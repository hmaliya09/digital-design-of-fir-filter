==> flow/design.v <==
module fir_filter #(
    parameter ORDER            = 50,
    parameter DATA_IN_WIDTH   = 16,
    parameter DATA_OUT_WIDTH  = 32,
    parameter TAP_DATA_WIDTH  = 16,
    parameter TAP_ADDR_WIDTH  = 6
)(
    input  wire signed [DATA_IN_WIDTH-1:0]   i_fir_data_in,
    input  wire                              i_fir_en,
    input  wire                              i_tap_wr_en,
    input  wire       [TAP_ADDR_WIDTH-1:0]   i_tap_wr_addr,
    input  wire       [TAP_DATA_WIDTH-1:0]   i_tap_wr_data,
    input  wire                              i_clk,
    input  wire                              i_rst_n,
    output reg  signed [DATA_OUT_WIDTH-1:0]  o_fir_data_out
);
reg signed [TAP_DATA_WIDTH-1:0]  tap[0:ORDER];
reg signed [DATA_IN_WIDTH-1:0]   buffer[0:ORDER];
reg signed [DATA_OUT_WIDTH-1:0]  accumulator[0:ORDER];
integer i;
always @(posedge i_clk or negedge i_rst_n) begin
    if (!i_rst_n) begin
        tap[ 0] <= 16'sb1111111111111101;
        tap[ 1] <= 16'sb1111111111101011;
        tap[ 2] <= 16'sb1111111111011010;
        tap[ 3] <= 16'sb1111111111001011;
        tap[ 4] <= 16'sb1111111111000101;
        tap[ 5] <= 16'sb1111111111010010;
        tap[ 6] <= 16'sb1111111111111010;
        tap[ 7] <= 16'sb0000000000111110;
        tap[ 8] <= 16'sb0000000010010011;
        tap[ 9] <= 16'sb0000000011011111;
        tap[10] <= 16'sb0000000100000010;
        tap[11] <= 16'sb0000000011011010;
        tap[12] <= 16'sb0000000001010001;
        tap[13] <= 16'sb1111111101101110;
        tap[14] <= 16'sb1111111001010110;
        tap[15] <= 16'sb1111110101010001;
        tap[16] <= 16'sb1111110010111110;
        tap[17] <= 16'sb1111110011111101;
        tap[18] <= 16'sb1111111001010110;
        tap[19] <= 16'sb0000000011100011;
        tap[20] <= 16'sb0000010010000000;
        tap[21] <= 16'sb0000100011000111;
        tap[22] <= 16'sb0000110100100100;
        tap[23] <= 16'sb0001000011101001;
        tap[24] <= 16'sb0001001101110111;
        tap[25] <= 16'sb0001010001011111;
        tap[26] <= 16'sb0001001101110111;
        tap[27] <= 16'sb0001000011101001;
        tap[28] <= 16'sb0000110100100100;
        tap[29] <= 16'sb0000100011000111;
        tap[30] <= 16'sb0000010010000000;
        tap[31] <= 16'sb0000000011100011;
        tap[32] <= 16'sb1111111001010110;
        tap[33] <= 16'sb1111110011111101;
        tap[34] <= 16'sb1111110010111110;
        tap[35] <= 16'sb1111110101010001;
        tap[36] <= 16'sb1111111001010110;
        tap[37] <= 16'sb1111111101101110;
        tap[38] <= 16'sb0000000001010001;
        tap[39] <= 16'sb0000000011011010;
        tap[40] <= 16'sb0000000100000010;
        tap[41] <= 16'sb0000000011011111;
        tap[42] <= 16'sb0000000010010011;
        tap[43] <= 16'sb0000000000111110;
        tap[44] <= 16'sb1111111111111010;
        tap[45] <= 16'sb1111111111010010;
        tap[46] <= 16'sb1111111111000101;
        tap[47] <= 16'sb1111111111001011;
        tap[48] <= 16'sb1111111111011010;
        tap[49] <= 16'sb1111111111101011;
        tap[50] <= 16'sb1111111111111101;
    end else if (i_tap_wr_en && !i_fir_en) begin
        tap[i_tap_wr_addr] <= i_tap_wr_data;  
    end
end
always @(posedge i_clk or negedge i_rst_n) begin
    if (!i_rst_n) begin
        for (i = 0; i <= ORDER; i = i + 1)
            buffer[i] <= '0;
    end else if (i_fir_en) begin
        buffer[0] <= i_fir_data_in;
        for (i = 1; i <= ORDER; i = i + 1)
            buffer[i] <= buffer[i - 1];
    end
end
always @(posedge i_clk or negedge i_rst_n) begin
    if (!i_rst_n) begin
        for (i = 0; i <= ORDER; i = i + 1)
            accumulator[i] <= '0;
    end else if (i_fir_en) begin
        for (i = 0; i <= ORDER; i = i + 1)
            accumulator[i] <= buffer[i] * tap[i];
    end
end
always @(posedge i_clk or negedge i_rst_n) begin
    if (!i_rst_n)
        o_fir_data_out <= '0;
    else if (i_fir_en) begin
        o_fir_data_out <= 0;
        for (i = 0; i <= ORDER; i = i + 1)
            o_fir_data_out <= o_fir_data_out + accumulator[i];
    end
end
endmodule
Reports on fir_filter --
Tool output for the design above, in the order of the flow. Lines are those of the file above, counted from 1. Library cell names are shortened. The mark - stands for no value.
Set-up: top fir_filter, clock i_clk, standard-cell library sky130hd, corner tt_025C_1v80

Elaborated design --
Yosys after proc, flatten, opt, wreduce and memory -nomap, before mapping. Enables and synchronous resets that opt folds into registers are not counted as muxes. Print and check cells are not counted. Equal cells are merged and count once.
Bit counts: word width x clocked read ports 0, bits in read-only memories 0, output and inout port bits 32, memory bits (writable) 0, memories 0, register bits after elaboration 896, elaborated cells 60, latch bits 0, bits of input ports 42
Cells by class: equal/unequal tests 1, add/subtract/negate cells 1, divide/modulo/power cells 0, $lt $le $gt $ge 0, shift-type cells 0, multiply operators 1, bitwise gates (word level) 0, reductions and logical operators 3, muxes and demuxes 0
Operators by type and width (count):
- 16-bit by 16-bit multiplier with 32-bit output | 1
- 32-bit adder | 1
- 6-bit == test with constant B | 1
- 2-bit AND reduction | 1
- 1-bit logical AND | 1
- 1-bit logical NOT | 1

Logic depth --
Longest topological path by Yosys (ltp), each cell counted once; first at word level (registers and memories cut), then after technology mapping (sequential cells cut; the memories' decode and read muxes count).
Depth: word-level depth 3, ABC_AREA 0, depth in mapped cells 25, gate-level depth less buffers 23

Mapped cells and area --
Yosys stat after the flow's synthesis: flattened, memories mapped to cells. It holds for the ABC_AREA given above (unset counts as 0); a run with the other value may have another netlist.
Cell types:
- dfrtp_1 | count 881, area in all 2.2E+04 um^2
- mux2_2 | count 875, area in all 9853.2 um^2
- fa_1 | count 263, area in all 5265.05 um^2
- ha_1 | count 113, area in all 1.41E+03 um^2
- inv_1 | count 293, area in all 1.1E+03 um^2
- and2_1 | count 125, area in all 782 um^2
- nand2_1 | count 148, area in all 555.533 um^2
- clkbuf_1 | count 131, area in all 491.722 um^2
- dfstp_2 | count 15, area in all 394.128 um^2
- xnor2_1 | count 40, area in all 350.336 um^2
- a21o_1 | count 34, area in all 255.245 um^2
- a21oi_1 | count 51, area in all 255.245 um^2
- o21ai_0 | count 30, area in all 150.144 um^2
- xor2_1 | count 17, area in all 148.893 um^2
- nor2_1 | count 39, area in all 146.39 um^2
- o21a_1 | count 12, area in all 90.086 um^2
- nand2b_1 | count 14, area in all 87.584 um^2
- nor3_1 | count 11, area in all 55.053 um^2
Other cell types: 36; their cells: 93.
Mapped netlist: cells in the netlist 3185, buffer cells 140, mapped flip-flops 896, chip area (Yosys) 44108.6 um^2, sequential part of the area 22440.3 um^2

Worst setup path after synthesis --
OpenSTA on the mapped netlist: ideal clock, no wires. The path of least setup slack (recovery checks aside). Input and output delay are each 20% of the period. Register names are those of the netlist, which keeps one name where synthesis merged equal registers.
Timing post-synthesis: path type reg-to-reg, from reg tap[50][9], to reg accumulator[50][28], data required time 7706 ps, period 7830 ps, arrival time 6421 ps, setup slack 1285 ps, driving pins on the path 25, delay of the path 6545 ps, time at the first pin 0 ps, buffers on the path 2, setup time 124 ps, synthesis period reached 6545 ps
"delay of the path" = arrival - input delay + setup time. "driving pins on the path": output pins that drive a net of the path, with the launching flip-flop's if there is one; two outputs of one cell count as two. "synthesis period reached" = period - worst setup slack (recovery checks aside). The figure is calculated, with input and output delays left at 20% of the set period. The rows between start and end are the longest chain of elaborated cells between them; the timing report does not say that the signal goes this way. Where chains are equally long, one stands for them. A line is the first line of the expression or statement that the cell stems from. Yosys adds cells for indexed reads and writes and turns some case tables into memories.
Between the ends, post-synthesis: path through dfstp_2 -> clkbuf_1 -> clkbuf_1 -> nand2_1 -> fa_1 -> inv_1 -> fa_1 -> inv_1 -> fa_1 -> inv_1 -> fa_1 -> fa_1 -> inv_1 -> fa_1 -> inv_1 -> ha_1 -> a21o_1 -> a21o_1 -> a21o_1 -> a221o_1 -> a221o_1 -> a21oi_1 -> a21boi_0 -> mux2i_1 -> a211o_1, length of the longest elaborated chain 1, elaborated cells between the ends (all ways) 1, source lines of those cells 1, classes of those cells mul: 1
Ends and longest elaborated chain, post-synthesis:
- start, declared | RTL line 17 | reg signed [TAP_DATA_WIDTH-1:0]  tap[0:ORDER];
- start, assigned | RTL line 73 | tap[50] <= 16'sb1111111111111101;
- start, assigned | RTL line 75 | tap[i_tap_wr_addr] <= i_tap_wr_data;
- 16-bit by 16-bit multiplier with 32-bit output | RTL line 94 | accumulator[i] <= buffer[i] * tap[i];
- end, assigned | RTL line 91 | accumulator[i] <= '0;
- end, assigned | RTL line 94
- end, declared | RTL line 19 | reg signed [DATA_OUT_WIDTH-1:0]  accumulator[0:ORDER];

Path in the finished layout --
From the final timing report of record 1: the path of least setup slack in the routed layout; clock arrival at registers is part of the times. The report prints the path's times to 10 ps; the period is as set.
Timing after layout: path type reg-to-reg, from reg tap[50][3], to reg accumulator[50][30], time at the first pin 700 ps, setup time 140 ps, buffers on the path 1, data required time 7190 ps, arrival time 7020 ps, period 6670 ps, setup slack 170 ps, driving pins on the path 22
The rows between start and end are the longest chain of elaborated cells between them; the timing report does not say that the signal goes this way. Where chains are equally long, one stands for them.
Between the ends, after layout: path through dfstp_4 -> buf_12 -> nand2_1 -> fa_1 -> fa_1 -> fa_1 -> inv_1 -> fa_1 -> fa_1 -> inv_1 -> fa_1 -> inv_1 -> ha_1 -> a21o_1 -> a21o_1 -> a21o_1 -> a221o_1 -> a221o_1 -> a21oi_2 -> a21oi_1 -> a41oi_1 -> o41ai_1, length of the longest elaborated chain 1, elaborated cells between the ends (all ways) 1, source lines of those cells 1, classes of those cells mul: 1
Ends and longest elaborated chain, after layout:
- start, declared | RTL line 17 | reg signed [TAP_DATA_WIDTH-1:0]  tap[0:ORDER];
- start, assigned | RTL line 73 | tap[50] <= 16'sb1111111111111101;
- start, assigned | RTL line 75 | tap[i_tap_wr_addr] <= i_tap_wr_data;
- 16-bit by 16-bit multiplier with 32-bit output | RTL line 94 | accumulator[i] <= buffer[i] * tap[i];
- end, assigned | RTL line 91 | accumulator[i] <= '0;
- end, assigned | RTL line 94
- end, declared | RTL line 19 | reg signed [DATA_OUT_WIDTH-1:0]  accumulator[0:ORDER];

FLOW RESULTS
============

Settings and measured results of 2 stored flow runs for module fir_filter (sky130hd), not sorted in any way. The constraints put input and output delay at 20% of the set period each and load the outputs with 0.01 pF.
By "period achieved" is meant the clock period of the run minus its worst setup slack. This is arithmetic on one report: input and output delays are still those of the set period (20% each).
"time used up by the worst setup path" = time allowed to the worst setup path (clock period - input delay - output delay, where it has them) - its slack; a late launch clock adds to it, a late capture clock takes from it.
"overall power": no workload was simulated; the value follows from the tool's default switching activity.
"time used up by the worst setup path" is given in steps of 10 ps.

[record 1] flow files
==> flow/run.sh <==
#!/bin/bash
# the make line also repeats the synthesis and layout settings of config.mk as NAME=value (left out here)
make -C /OpenROAD-flow-scripts/flow DESIGN_CONFIG=/design/flow/config.mk WORK_HOME=/design/flow/orfs CLKGATE_MAP_FILE= finish
==> flow/config.mk <==
export PLATFORM = sky130hd
export DESIGN_NAME = fir_filter
export DESIGN_NICKNAME = fir_filter
export VERILOG_FILES = /design/flow/design.v
export SDC_FILE = /design/flow/constraint.sdc
export NUM_CORES = 4
export LEC_CHECK = 0
export CAP_MARGIN = 20
export CORE_MARGIN = 2
export CORE_UTILIZATION = 22
export SLEW_MARGIN = 20
==> flow/constraint.sdc <==
create_clock -name core_clock -period 6.67 [get_ports {i_clk}]
set_input_delay 1.3340 -clock core_clock [delete_from_list [all_inputs] [get_ports {i_clk}]]
set_output_delay 1.3340 -clock core_clock [all_outputs]
set_load 0.01 [all_outputs]

[record 1] result: post-synthesis cell area 44,108.6 um^2; die outline area 204,092.0 um^2; standard-cell area of the final layout 51,489.4 um^2; post-route utilization 25.8 %; setup slack of the worst path 173 ps; setup TNS 0 ps; post-route worst hold slack 453 ps; overall power 15,204 uW; period achieved 6,497 ps; time used up by the worst setup path 6,500 ps; worst setup path type reg-to-reg

[record 2] flow files
==> flow/run.sh <==
#!/bin/bash
# the make line also repeats the synthesis and layout settings of config.mk as NAME=value (left out here)
make -C /OpenROAD-flow-scripts/flow DESIGN_CONFIG=/design/flow/config.mk WORK_HOME=/design/flow/orfs CLKGATE_MAP_FILE= finish
==> flow/config.mk <==
export PLATFORM = sky130hd
export DESIGN_NAME = fir_filter
export DESIGN_NICKNAME = fir_filter
export VERILOG_FILES = /design/flow/design.v
export SDC_FILE = /design/flow/constraint.sdc
export NUM_CORES = 4
export LEC_CHECK = 0
export CAP_MARGIN = 20
export CORE_ASPECT_RATIO = 1.98
export CORE_MARGIN = 2
export CORE_UTILIZATION = 34
export CTS_CLUSTER_DIAMETER = 82
export PLACE_DENSITY_LB_ADDON = 0.08
export SLEW_MARGIN = 20
==> flow/constraint.sdc <==
create_clock -name core_clock -period 11.4 [get_ports {i_clk}]
set_input_delay 2.2800 -clock core_clock [delete_from_list [all_inputs] [get_ports {i_clk}]]
set_output_delay 2.2800 -clock core_clock [all_outputs]
set_load 0.01 [all_outputs]

[record 2] result: post-synthesis cell area 44,108.6 um^2; die outline area 132,798.0 um^2; standard-cell area of the final layout 49,740.2 um^2; post-route utilization 38.5 %; setup slack of the worst path 4,174 ps; setup TNS 0 ps; post-route worst hold slack 484 ps; overall power 8,809 uW; period achieved 7,226 ps; time used up by the worst setup path 7,230 ps; worst setup path type reg-to-reg
